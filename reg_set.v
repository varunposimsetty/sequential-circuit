==> flow/design.v <==
`timescale 1ns / 1ps
module reg_set(Q1,Q2,D1,D2,clk,rst);
input [7:0] D1,D2;
input clk,rst;
output reg [7:0] Q1,Q2;
always @(posedge clk)
if(rst)
begin 
Q1 <=0;
Q2 <=0;
end 
else 
begin
Q1<=D1;
Q2<=D2;
end 
endmodule
=== Reports on reg_set ===
What the tools print for reg_set, step after step.
Lines are those of the file above, counted from 1.
Operators carry their Yosys type and port widths (W data, S select, Z words).
Cell names lack the library's common part.
A cell with - has no value.

* Design top: reg_set
* Clock port: clk
* Library: sky130hd
* Library corner: tt_025C_1v80

=== Elaborated design ===
Counts by Yosys on the flattened word-level netlist (proc, flatten, opt, wreduce; memories kept). Register bits leave out memories and registers merged into their read ports (data or address); mux counts leave out enables and synchronous resets folded into registers. Print and check cells are left out. Cells with the same type and inputs are merged into one.

* Flip-flop bits (word level): 16
* Bits of input ports: 18
* Word-level cells: 2

=== Depth ===
Depth = most cells in a row (Yosys ltp): at word level without a register or memory, in the mapped netlist without a sequential cell, where the memories' decode and read muxes count.

* Word-level depth: 0
* ABC_AREA: 0
* Gate-level depth with buffers: 2

=== Mapped cells and area ===
Yosys stat after the flow's synthesis: flattened, memories mapped to cells. It holds for the ABC_AREA given above (unset counts as 0); a run with the other value may have another netlist.

{| class="wikitable"
|+ Cells by type
! cell !! count
|-
| dfxtp_1 || 16
|-
| nor2b_2 || 7
|-
| and2b_2 || 6
|-
| nor2b_1 || 3
|-
| buf_6 || 1
|}

* Cells in the netlist: 33
* Mapped area: 464.2 um2
* Mapped flip-flops: 16

=== Timing after synthesis ===
Path of least setup slack by OpenSTA after synthesis, without wires, with an ideal clock, recovery checks aside; 20% of the period is set as input and as output delay. Where synthesis merged equal registers, the netlist keeps one of their names.

* Path kind: reg-to-output
* Start: reg Q1[0]
* End: out Q1[0]
* Period: 0.443 ns
* Arrival time: 0.331 ns
* Data required time: 0.354 ns
* Path slack: 0.024 ns
* Delay of the path: 0.331 ns
* Driving pins on the path: 1
* Synthesis period reached: 0.419 ns

"delay of the path" is the arrival time less input delay plus setup time.
At an output port there is no setup time.
"driving pins on the path" counts driving pins, that of a launching flip-flop among them; a cell with two outputs on the path counts twice.
"synthesis period reached" = period - worst setup slack (recovery checks aside). The figure is calculated, with input and output delays left at 20% of the set period.

* Cell sequence: dfxtp_1
* Cells in the longest elaborated chain: 0

{| class="wikitable"
|+ Ends and longest elaborated chain, after synthesis
! element !! line !! RTL
|-
| from (decl) || 5 || <nowiki>output reg [7:0] Q1,Q2;</nowiki>
|-
| from (assign) || 9 || <nowiki>Q1 <=0;</nowiki>
|-
| from (assign) || 14 || <nowiki>Q1<=D1;</nowiki>
|-
| to (decl) || 5 ||
|}

=== Timing after layout ===
From the final timing report of flow run 1: the path of least setup slack in the routed layout; clock arrival at registers is part of the times.

* Path kind: reg-to-output
* Start: reg Q1[0]
* End: out Q1[0]
* Period: 0.39 ns
* Arrival time: 0.67 ns
* Data required time: 0.31 ns
* Path slack: -0.36 ns
* Driving pins on the path: 2

* Cell sequence: dfxtp_2 buf_6
* Cells in the longest elaborated chain: 0

{| class="wikitable"
|+ Ends and longest elaborated chain, after layout
! element !! line !! RTL
|-
| from (decl) || 5 || <nowiki>output reg [7:0] Q1,Q2;</nowiki>
|-
| from (assign) || 9 || <nowiki>Q1 <=0;</nowiki>
|-
| from (assign) || 14 || <nowiki>Q1<=D1;</nowiki>
|-
| to (decl) || 5 ||
|}

Ticket comment

Design reg_set on sky130hd. What follows are 2 stored runs of the flow, each under its own settings; their order means nothing. The constraints put input and output delay at 20% of the set period each and load the outputs with 0.01 pF.
"clock period achieved" = clock period - worst setup slack. The figure is calculated, with input and output delays left at 20% of the set period.
"power consumption" rests on the timing tool's default activity at the inputs, not on a simulated workload.

=== Flow run 1 ===
{| class="wikitable"
! Setting !! Value
|-
| period_ns || 0.39
|-
| CORE_UTILIZATION || 16
|-
| SETUP_SLACK_MARGIN || 0.01
|-
| PLACE_DENSITY_LB_ADDON || 0.23
|-
| HOLD_SLACK_MARGIN || 0.15
|-
| CORE_ASPECT_RATIO || 0.51
|-
| CORE_MARGIN || 8
|-
| CELL_PAD_IN_SITES_GLOBAL_PLACEMENT || 0
|-
| TNS_END_PERCENT || 10
|-
| GPL_TIMING_DRIVEN || 0
|-
| CTS_CLUSTER_SIZE || 10
|-
| SLEW_MARGIN || 30
|-
| MAX_ROUTING_LAYER || met5
|-
| CAP_MARGIN || 20
|-
! Result !! Value
|-
| Post-layout utilization || 32.7%
|-
| Worst setup slack after layout || -0.356 ns
|-
| Clock period achieved || 0.746 ns
|-
| Worst hold slack in the final report || 0.161 ns
|-
| Netlist area reported by Yosys || 464.2 um2
|-
| Setup TNS || -5.628 ns
|-
| Die area || 4979.5 um2
|-
| Power consumption || 3.453 mW
|}

=== Flow run 2 ===
{| class="wikitable"
! Setting !! Value
|-
| period_ns || 0.425
|-
| CORE_UTILIZATION || 18
|-
| CAP_MARGIN || 20
|-
| CORE_MARGIN || 2
|-
| SLEW_MARGIN || 20
|-
! Result !! Value
|-
| Post-layout utilization || 34.2%
|-
| Worst setup slack after layout || -0.370 ns
|-
| Clock period achieved || 0.795 ns
|-
| Worst hold slack in the final report || 0.033 ns
|-
| Netlist area reported by Yosys || 464.2 um2
|-
| Setup TNS || -5.888 ns
|-
| Die area || 3000.8 um2
|-
| Power consumption || 2.948 mW
|}
